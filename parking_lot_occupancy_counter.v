==> flow/design.v <==
`timescale 1ns / 1ps
module add_3(
    input [3:0]A,
    output reg [3:0]S
    );
    always @(A)
    begin
        if(A <= 4)
            S = A;
        else
            S = A + 3;
    end
endmodule
`timescale 1ns / 1ps
module bin2bcd(
    input [7:0]bin,
    output [11:0]bcd
    );
    wire[18:0] add_out;
    assign bcd[11:10] = 0;
    assign bcd[0] = bin[0]; 
    add_3 A0(.A({1'b0, bin[7:5]})        , .S(add_out[18:15]));
    add_3 A1(.A({add_out[17:15], bin[4]}), .S(add_out[14:11]));
    add_3 A2(.A({add_out[13:11], bin[3]}), .S(add_out[10:7]));
    add_3 A3(.A({add_out[9:7], bin[2]})  , .S(add_out[6:3]));
    add_3 A4(.A({add_out[5:3], bin[1]})  , .S(bcd[4:1]));
    add_3 A5(.A({1'b0, add_out[18], add_out[14], add_out[10]}), .S({bcd[9], add_out[2:0]}));
    add_3 A6(.A({add_out[2:0], add_out[6]})                   , .S(bcd[8:5]));
endmodule
`timescale 1ns / 1ps
module debouncer_delayed(
    input clk, reset_n,
    input noisy,
    output debounced
    );
    wire timer_done, timer_reset;
    debouncer_delayed_fsm FSM0(
        .clk(clk),
        .reset_n(reset_n),
        .noisy(noisy),
        .timer_done(timer_done),
        .timer_reset(timer_reset),
        .debounced(debounced)
    );
    timer_parameter #(.FINAL_VALUE(1_999_999)) T0(
        .clk(clk),
        .reset_n(~timer_reset),
        .enable(~timer_reset),
        .done(timer_done)
    );
endmodule
`timescale 1ns / 1ps
module debouncer_delayed_fsm(
    input clk, reset_n,
    input noisy, timer_done,
    output timer_reset, debounced
    );
    reg [1:0] state_reg, state_next;
    parameter s0 = 0, s1 = 1, s2 = 2, s3 = 3;
    always @(posedge clk, negedge reset_n)
    begin
        if (~reset_n)
            state_reg <= 0;
        else
            state_reg <= state_next;
    end
    always @(*)
    begin
        state_next = state_reg;
        case(state_reg)
            s0: if (~noisy)
                    state_next = s0;
                else if (noisy)
                    state_next = s1;
            s1: if (~noisy)
                    state_next = s0;
                else if (noisy & ~timer_done)
                    state_next = s1;
                else if (noisy & timer_done)
                    state_next = s2;
            s2: if (~noisy)
                    state_next = s3;
                else if (noisy)
                    state_next = s2;
            s3: if (noisy)
                    state_next = s2;
                else if (~noisy & ~timer_done)
                    state_next = s3;
                else if (~noisy & timer_done)
                    state_next = s0;
            default: state_next = s0;                                             
        endcase
    end
    assign timer_reset = (state_reg == s0) | (state_reg == s2);
    assign debounced = (state_reg == s2) | (state_reg == s3);
endmodule
`timescale 1ns / 1ps
module decoder_generic               
    #(parameter N = 3)(
    input [N - 1:0] w,
    input en,
    output reg [0:2 ** N - 1] y      
    );
    always @(w, en)
    begin
        y = 'b0;
        if (en)
            y[w] = 1'b1; 
        else
            y = 'b0;
    end
endmodule
`timescale 1ns / 1ps
module hex2sseg(
    input [3:0] hex,
    output reg [6:0] sseg  
    );
    always @(hex)
        case(hex)  
            0: sseg = 7'b1000000;
            1: sseg = 7'b1111001;            
            2: sseg = 7'b0100100;             
            3: sseg = 7'b0110000;              
            4: sseg = 7'b0011001;             
            5: sseg = 7'b0010010;             
            6: sseg = 7'b0000010;             
            7: sseg = 7'b1111000;             
            8: sseg = 7'b0000000;             
            9: sseg = 7'b0010000;             
            10: sseg = 7'b0001000;             
            11: sseg = 7'b0000011;             
            12: sseg = 7'b1000110;             
            13: sseg = 7'b0100001;             
            14: sseg = 7'b0000110;             
            15: sseg = 7'b0001110;             
        endcase
endmodule
`timescale 1ns / 1ps
module mux_8x1_6bit(
    input [2:0]sel,
    input [5:0]I7,
    input [5:0]I6,
    input [5:0]I5,
    input [5:0]I4,
    input [5:0]I3,
    input [5:0]I2,
    input [5:0]I1,
    input [5:0]I0,
    output reg[5:0]D_out
    );
    always @(I0, I1, I2, I3, I4, I5, I6, I7, sel)
    begin
        case(sel)
        3'b000: D_out = I7;
        3'b001: D_out = I6;
        3'b010: D_out = I5;
        3'b011: D_out = I4;
        3'b100: D_out = I3;
        3'b101: D_out = I2;
        3'b110: D_out = I1;
        3'b111: D_out = I0;
	default: D_out = I7;
        endcase
    end
endmodule
`timescale 1ns / 1ps
module parking_lot_fsm(
    input clk,
    input reset_n,
    input [1:0]x,
    output car_enter,
    output car_exit
    );
    reg [2:0] state_reg, state_next;
    localparam s0 = 0;
    localparam s1 = 1;
    localparam s2 = 2;
    localparam s3 = 3;
    localparam s4 = 4;
    localparam s5 = 5;
    localparam s6 = 6;
    always @(posedge clk, negedge reset_n)
    begin
        if(~reset_n)
            state_reg <= 0;
        else
            state_reg <= state_next;
    end
    always @(*)
    begin
        case(state_reg)
            s0: if(x == 2'b01)
                    state_next = s1;
                else if(x == 2'b10)
                    state_next = s2;
                else if(x == 2'b11)
                    state_next = s0;
                else
                    state_next = s0;
            s1: if(x == 2'b01)
                    state_next = s1;
                else if(x == 2'b10)
                    state_next = s0;
                else if(x == 2'b11)
                    state_next = s3;
                else
                    state_next = s0;
            s2: if(x == 2'b01)
                    state_next = s0;
                else if(x == 2'b10)
                    state_next = s2;
                else if(x == 2'b11)
                    state_next = s4;
                else
                    state_next = s0;
            s3: if(x == 2'b01)
                    state_next = s1;
                else if(x == 2'b10)
                    state_next = s5;
                else if(x == 2'b11)
                    state_next = s3;
                else
                    state_next = s0;
            s4: if(x == 2'b01)
                    state_next = s6;
                else if(x == 2'b10)
                    state_next = s2;
                else if(x == 2'b11)
                    state_next = 4;
                else
                    state_next = s0;
            s5: if(x == 2'b01)
                    state_next = s0;
                else if(x == 2'b10)
                    state_next = s5;
                else if(x == 2'b11)
                    state_next = 3;
                else
                    state_next = s0;
            s6: if(x == 2'b01)
                    state_next = s6;
                else if(x == 2'b10)
                    state_next = s0;
                else if(x == 2'b11)
                    state_next = s4;
                else
                    state_next = s0;
            default: state_next = state_reg;
        endcase
    end
    assign car_enter = (state_reg == s6 & x == 2'b00);
    assign car_exit = (state_reg == s5 & x == 2'b00);
endmodule
`timescale 1ns / 1ps
module parking_lot_occupancy_counter(
    input clk,
    input button0,
    input button1,
    input button_reset,
    output [6:0]sseg,
    output [0:7]AN,
    output DP,
    output h
    );
    wire [1:0]x;
    wire car_enter;
    wire car_exit;
    wire counter_mode;
    wire en;
    wire [7:0]count_bin;
    wire [11:0]count_bcd;
    wire counter_reset;
    debouncer_delayed DD0(   
        .clk(clk),
        .reset_n(1),
        .noisy(button0),
        .debounced(x[0])
    );
    debouncer_delayed DD1(   
        .clk(clk),
        .reset_n(1),
        .noisy(button1),
        .debounced(x[1])
    );
    debouncer_delayed DD2(   
        .clk(clk),
        .reset_n(1),
        .noisy(button_reset),
        .debounced(counter_reset)
    );
    parking_lot_fsm FSM0(
        .clk(clk),
        .reset_n(1),
        .x(x),
        .car_enter(car_enter),
        .car_exit(car_exit)
    );
    assign en = car_enter | car_exit;
    assign counter_mode = car_enter;
    udl_counter #(.BITS(8)) UC1(
        .clk(clk),
        .reset_n(counter_reset),
        .enable(en),
        .up(counter_mode),
        .load(0),
        .D('b0),
        .Q(count_bin)
    );  
    bin2bcd BB0(
        .bin(count_bin),
        .bcd(count_bcd)
    );
    sseg_driver SD0(
        .clk(clk),
        .I7({1'b1, count_bcd[3:0], 1'b1}),
        .I6({1'b1, count_bcd[7:4], 1'b1}),
        .I5({1'b1, count_bcd[11:8], 1'b1}),
        .I4(6'b00001),
        .I3(6'b00001),
        .I2(6'b00001),
        .I1(6'b00001),
        .I0(6'b00001),
        .AN(AN),
        .sseg(sseg),
        .DP(DP)
    );
endmodule
`timescale 1ns / 1ps
module sseg_driver(
    input clk,
    input [5:0]I7,
    input [5:0]I6,
    input [5:0]I5,
    input [5:0]I4,
    input [5:0]I3,
    input [5:0]I2,
    input [5:0]I1,
    input [5:0]I0,
    output [0:7]AN,
    output [6:0]sseg,
    output DP
    );
    wire done;
    wire [2:0]Q;
    wire [5:0]D_out;
    wire [0:7]y;
    timer_input TI0(
        .clk(clk),
        .reset_n(1),
        .enable(1),
        .FINAL_VALUE(8'b1111_1111),
        .done(done)
    );
    udl_counter UC0(
        .clk(clk),
        .reset_n(1),
        .enable(done),
        .up(1),
        .load(0),
        .D('b0),
        .Q(Q)
    );
    mux_8x1_6bit MU0(
        .sel(Q),
        .I7(I7),
        .I6(I6),
        .I5(I5),
        .I4(I4),
        .I3(I3),
        .I2(I2),
        .I1(I1),
        .I0(I0),
        .D_out(D_out)
    );
    decoder_generic DG0(
        .w(Q),
        .en(D_out[5]),
        .y(y)
    );
    hex2sseg H2S0(
        .hex(D_out[4:1]),
        .sseg(sseg)
    );
    assign DP = D_out[0];
    assign AN = ~y;
endmodule
`timescale 1ns / 1ps
module timer_input
    #(parameter BITS = 8)(
    input clk,
    input reset_n,
    input enable,
    input [BITS - 1:0] FINAL_VALUE,
    output done
    );
    reg [BITS - 1:0] Q_reg, Q_next;
    always @(posedge clk, negedge reset_n)
    begin
        if (~reset_n)
            Q_reg <= 'b0;
        else if(enable)
            Q_reg <= Q_next;
        else
            Q_reg <= Q_reg;
    end
    assign done = Q_reg == FINAL_VALUE;
    always @(*)
        Q_next = done ? 'b0 : Q_reg + 1;
endmodule
`timescale 1ns / 1ps
module timer_parameter
    #(parameter FINAL_VALUE = 255)(
    input clk,
    input reset_n,
    input enable,
    output done
    );
    localparam BITS = $clog2(FINAL_VALUE);
    reg [BITS - 1:0] Q_reg, Q_next;
    always @(posedge clk, negedge reset_n)
    begin
        if (~reset_n)
            Q_reg <= 'b0;
        else if(enable)
            Q_reg <= Q_next;
        else
            Q_reg <= Q_reg;
    end
    assign done = Q_reg == FINAL_VALUE;
    always @(*)
        Q_next = done? 'b0: Q_reg + 1;
endmodule
`timescale 1ns / 1ps
module udl_counter
    #(parameter BITS = 3)(   
    input clk,
    input reset_n,
    input enable,
    input up,  
    input load,
    input [BITS - 1:0] D,
    output [BITS - 1:0] Q
    );
    reg [BITS - 1:0] Q_reg, Q_next;
    always @(posedge clk, negedge reset_n)
    begin
        if (~reset_n)
            Q_reg <= 'b0;
        else if(enable)
            Q_reg <= Q_next;
        else
            Q_reg <= Q_reg;
    end
    always @(Q_reg, up, load, D)
    begin
        Q_next = Q_reg;
        casex({load,up})
            2'b00: Q_next = Q_reg - 1;
            2'b01: Q_next = Q_reg + 1;
            2'b1x: Q_next = D;
            default: Q_next = Q_reg;
        endcase
    end
    assign Q = Q_reg;
endmodule
### Reports on parking_lot_occupancy_counter

Tool output for the design above, in the order of the flow.
Line numbers count from 1 in the design file above.
Operators: Yosys type, input widths -> output width; for muxes data width and select width s.
The mark -- stands for no value.

* top module: parking_lot_occupancy_counter
* clock input: clk
* library: sky130hd
* timing corner: tt_025C_1v80

### After elaboration

Counts by Yosys on the flattened word-level netlist (proc, flatten, opt, wreduce; memories kept). Register bits leave out memories and registers merged into their read ports (data or address). Print and check cells are left out. Cells with the same type and inputs are merged into one.
Yosys's memory passes give these memory sizes; they may raise the number of words (mostly to a power of two), join words into wider ones and drop unused or constant bits.

* flip-flop bits (word level): 91
* memory bits (read-only): 112
* memories kept: 1
* bits of input ports: 4
* elaborated cells: 165

* add/subtract/negate cells: 16
* magnitude comparators: 7
* eq/ne operators: 35
* shift operators: 1
* muxes and demuxes: 55
* bitwise logic cells: 28
* reduce/logical cells: 12

Memory list
* (name not given): depth 16, bits a word 7, rd ports 1, wr ports 0, line 119 `case(hex)`

Operator list (count)
* $add 21x1->21 const B: 3
* $eq 21x21->1 const B: 3
* $mux 21: 3
* $mux 2: 20
* $mux 3: 12
* $shift 1x32->8 const A: 1
* $neg 4->32: 1
* $mux 4: 7
* $ne 4x4->1 const B: 6
* $pmux 6 s4: 1
* $pmux 2 s4: 3
* $eq 3x3->1 const B: 7
* $pmux 3 s7: 1
* $add 4x2->4 const B: 5
* $le 4x3->1 const B: 5
* $eq 2x2->1 const B: 8
* $add 8x1->8 const B: 2
* $pmux 8 s2: 1
* $and 1x1->1: 14
* $eq 3x2->1 const B: 4
* $logic_not 2->1: 5
* $eq 2x1->1 const B: 4
* $add 3x2->4 const B: 2
* $sub 8x1->8 const B: 1
* $eq 8x8->1 const B: 1
* $not 8->8: 1
* $mux 8: 1
* $or 1x1->1: 7

Not listed: further kinds 10, cells in them 25.

### Longest topological paths

Longest topological path by Yosys (ltp), each cell counted once; first at word level (registers and memories cut), then after technology mapping (sequential cells cut; the memories' decode and read muxes count).

* word-level depth: 13
* ABC_AREA: 1
* mapped depth: 36

### After synthesis

The flow's flattened synthesis, as Yosys stat reports it; memories are mapped. The netlist is that of the ABC_AREA named above (0 if unset); the other value can give another one.

Cell types
* sky130_fd_sc_hd__dfrtp_1: count 71, area in all 1.78E+03 µm²
* sky130_fd_sc_hd__nand2_1: count 159, area in all 596.822 µm²
* sky130_fd_sc_hd__inv_1: count 154, area in all 578.054 µm²
* sky130_fd_sc_hd__ha_1: count 40, area in all 500.48 µm²
* sky130_fd_sc_hd__nand3_1: count 70, area in all 350.336 µm²
* sky130_fd_sc_hd__dfxtp_1: count 15, area in all 300.288 µm²
* sky130_fd_sc_hd__edfxtp_1: count 9, area in all 270.259 µm²
* sky130_fd_sc_hd__nor2_1: count 70, area in all 262.752 µm²
* sky130_fd_sc_hd__xor2_1: count 24, area in all 210.202 µm²
* sky130_fd_sc_hd__o21ai_0: count 31, area in all 155.149 µm²
* sky130_fd_sc_hd__a21oi_1: count 30, area in all 150.144 µm²
* sky130_fd_sc_hd__nand4_1: count 21, area in all 131.376 µm²
* sky130_fd_sc_hd__nor4_1: count 21, area in all 131.376 µm²
* sky130_fd_sc_hd__nor3_1: count 26, area in all 130.125 µm²
* sky130_fd_sc_hd__nand3_2: count 7, area in all 70.067 µm²
* sky130_fd_sc_hd__nand2_2: count 9, area in all 56.304 µm²
* sky130_fd_sc_hd__nand2_4: count 5, area in all 56.304 µm²
* sky130_fd_sc_hd__o21a_1: count 6, area in all 45.043 µm²

Other cell types: 31; their cells: 68.

* cells in the netlist: 836
* synthesis area: 6264.8 µm²
* mapped flip-flops: 95

### Worst setup path after synthesis

OpenSTA on the mapped netlist: ideal clock, no wires. The path of least setup slack (recovery checks aside). Input and output delay are each 20% of the period. Register names are those of the netlist, which keeps one name where synthesis merged equal registers.

* path type: register to output
* start: reg UC1.Q_reg[6]
* end: out sseg[3]
* clock period: 11.8 ns
* time at the first pin: 0.000 ns
* arrival: 3.708 ns
* required time: 9.440 ns
* setup slack: 5.732 ns
* path delay: 3.708 ns
* stages: 37
* path buffers: 0
* synthesis period reached: 6.068 ns

"path delay" is the arrival time less input delay plus setup time.
At an output port there is no setup time.
"stages" counts driving pins, that of a launching flip-flop among them; a cell with two outputs on the path counts twice.
"synthesis period reached" is the clock period less the worst setup slack; recovery checks do not enter. This is arithmetic on one report: input and output delays are still those of the set period (20% each).
Between the ends stands the longest chain of elaborated cells between them, by number of cells; it is not shown to be the way that was timed. Of several equally long chains one is given.
Each line given opens the expression or statement behind the cell; cells for indexed reads and writes are added by Yosys, which also makes memories of some case tables.
The chain passes a memory read, where the word-level depth is cut; so it can be longer than that depth.
A register here has more assigning lines than the two given.

* cell sequence: sky130_fd_sc_hd__dfrtp_1 sky130_fd_sc_hd__inv_2 sky130_fd_sc_hd__ha_1 sky130_fd_sc_hd__inv_1 sky130_fd_sc_hd__ha_1 sky130_fd_sc_hd__inv_2 sky130_fd_sc_hd__nand2_2 sky130_fd_sc_hd__nand2_1 sky130_fd_sc_hd__nand2_1 sky130_fd_sc_hd__nand2_1 sky130_fd_sc_hd__nand2_1 sky130_fd_sc_hd__inv_1 sky130_fd_sc_hd__nand2_4 sky130_fd_sc_hd__nand2_1 sky130_fd_sc_hd__nand2_1 sky130_fd_sc_hd__nand2_1 sky130_fd_sc_hd__inv_1 sky130_fd_sc_hd__ha_1 sky130_fd_sc_hd__inv_1 sky130_fd_sc_hd__nand3_2 sky130_fd_sc_hd__nand2_2 sky130_fd_sc_hd__nand2_1 sky130_fd_sc_hd__and2_1 sky130_fd_sc_hd__ha_1 sky130_fd_sc_hd__inv_1 sky130_fd_sc_hd__nand2_4 sky130_fd_sc_hd__nand2_4 sky130_fd_sc_hd__inv_2 sky130_fd_sc_hd__nand2_1 sky130_fd_sc_hd__nand3_1 sky130_fd_sc_hd__nand2_1 sky130_fd_sc_hd__inv_1 sky130_fd_sc_hd__ha_1 sky130_fd_sc_hd__inv_1 sky130_fd_sc_hd__nand2_1 sky130_fd_sc_hd__nand3_1 sky130_fd_sc_hd__nand2_1
* cells in the longest elaborated chain: 12
* elaborated cells between the ends (all ways): 23
* RTL lines with such cells: 4

Ends and longest elaborated chain, after synthesis
* from (decl): line 444 `reg [BITS - 1:0] Q_reg, Q_next;`
* from (assign): line 450 `Q_reg <= Q_next;`
* from (assign): line 452 `Q_reg <= Q_reg;`
* $le 3x3->1: line 8 `if(A <= 4)`
* $mux 4: line 8
* $le 4x3->1: line 8
* $mux 4: line 8
* $le 4x3->1: line 8
* $mux 4: line 8
* $add 4x2->4: line 11 `S = A + 3;`
* $mux 4: line 8
* $add 4x2->4: line 11
* $mux 4: line 8
* $pmux 6 s4: line 153 `case(sel)`
* $mem_v2 16x7: line 119 `case(hex)`
* to (decl): line 260 `output [6:0]sseg,`

### Worst path after layout

From the final timing report of flow run 1: the path of least setup slack in the routed layout; clock arrival at registers is part of the times.

* path type: register to output
* start: reg UC1.Q_reg[6]
* end: out sseg[3]
* clock period: 9.56 ns
* time at the first pin: 0.35 ns
* arrival: 4.87 ns
* required time: 7.65 ns
* setup slack: 2.78 ns
* stages: 36
* path buffers: 1

Between the ends stands the longest chain of elaborated cells between them, by number of cells; it is not shown to be the way that was timed. Of several equally long chains one is given.
The chain passes a memory read, where the word-level depth is cut; so it can be longer than that depth.
A register here has more assigning lines than the two given.

* cell sequence: sky130_fd_sc_hd__dfrtp_1 sky130_fd_sc_hd__inv_2 sky130_fd_sc_hd__ha_1 sky130_fd_sc_hd__inv_1 sky130_fd_sc_hd__ha_1 sky130_fd_sc_hd__nand2_1 sky130_fd_sc_hd__nand3_2 sky130_fd_sc_hd__nand2_1 sky130_fd_sc_hd__nand3_2 sky130_fd_sc_hd__nand3_2 sky130_fd_sc_hd__nand2_4 sky130_fd_sc_hd__nand2_1 sky130_fd_sc_hd__nand2_1 sky130_fd_sc_hd__nand2_1 sky130_fd_sc_hd__inv_1 sky130_fd_sc_hd__ha_1 sky130_fd_sc_hd__inv_1 sky130_fd_sc_hd__nand3_2 sky130_fd_sc_hd__nand2_2 sky130_fd_sc_hd__nand2_1 sky130_fd_sc_hd__and2_1 sky130_fd_sc_hd__ha_1 sky130_fd_sc_hd__inv_1 sky130_fd_sc_hd__nand2_4 sky130_fd_sc_hd__nand2_4 sky130_fd_sc_hd__inv_2 sky130_fd_sc_hd__nand2_1 sky130_fd_sc_hd__nand3_1 sky130_fd_sc_hd__nand2_1 sky130_fd_sc_hd__inv_1 sky130_fd_sc_hd__ha_1 sky130_fd_sc_hd__inv_1 sky130_fd_sc_hd__nand2_1 sky130_fd_sc_hd__nand3_1 sky130_fd_sc_hd__nand2_1 sky130_fd_sc_hd__clkdlybuf4s50_1
* cells in the longest elaborated chain: 12
* elaborated cells between the ends (all ways): 23
* RTL lines with such cells: 4

Ends and longest elaborated chain, post-layout
* from (decl): line 444 `reg [BITS - 1:0] Q_reg, Q_next;`
* from (assign): line 450 `Q_reg <= Q_next;`
* from (assign): line 452 `Q_reg <= Q_reg;`
* $le 3x3->1: line 8 `if(A <= 4)`
* $mux 4: line 8
* $le 4x3->1: line 8
* $mux 4: line 8
* $le 4x3->1: line 8
* $mux 4: line 8
* $add 4x2->4: line 11 `S = A + 3;`
* $mux 4: line 8
* $add 4x2->4: line 11
* $mux 4: line 8
* $pmux 6 s4: line 153 `case(sel)`
* $mem_v2 16x7: line 119 `case(hex)`
* to (decl): line 260 `output [6:0]sseg,`

2 stored runs of parking_lot_occupancy_counter in the flow (synthesis by Yosys, layout by OpenROAD, sky130hd cells), in arbitrary order. Constraints: input delay and output delay 20% of the set period each, output load 0.01 pF.
"worst setup path time" is the time allowed to the run's worst setup path (the clock period less input and output delay, where it has them) less its slack. Clock arrival times count: a late capture clock shortens it, a late launch clock lengthens it.
By "total power of the final layout" is meant OpenSTA's value without simulated activity: inputs other than the clock are taken to toggle once in ten clock periods, and the tool carries that through the logic.

### Flow run 1

Settings: `period_ns=9.56`, `CORE_UTILIZATION=37`, `PLACE_DENSITY_LB_ADDON=0.26`, `HOLD_SLACK_MARGIN=0.22`, `CORE_MARGIN=8`, `CELL_PAD_IN_SITES_DETAIL_PLACEMENT=0`, `ABC_AREA=1`, `GPL_TIMING_DRIVEN=1`, `GPL_ROUTABILITY_DRIVEN=0`, `CTS_CLUSTER_SIZE=49`, `SLEW_MARGIN=5`, `MIN_ROUTING_LAYER=met2`, `MAX_ROUTING_LAYER=met5`, `CAP_MARGIN=20`

- Summed negative setup slack: 0.000 ns
- Total power of the final layout: 0.002052 W
- Worst setup path time: 4.87 ns
- Type of the worst setup path: register to output
- Synthesized cell area: 6,264.8 µm²
- Die size: 21,351.1 µm²
- Post-layout utilization: 0.421
- Standard-cell area after routing: 6,979.2 µm²
- Lowest setup slack: 2.777 ns

### Flow run 2

Settings: `period_ns=4.82`, `CORE_UTILIZATION=50`, `PLACE_DENSITY=0.54`, `HOLD_SLACK_MARGIN=-0.09`, `CORE_ASPECT_RATIO=1.98`, `CELL_PAD_IN_SITES_DETAIL_PLACEMENT=2`, `TNS_END_PERCENT=85`, `ABC_AREA=1`, `GPL_TIMING_DRIVEN=0`, `GPL_ROUTABILITY_DRIVEN=0`, `CAP_MARGIN=35`, `SLEW_MARGIN=35`, `CORE_MARGIN=2`

No results, placement failed with DPL-0033.
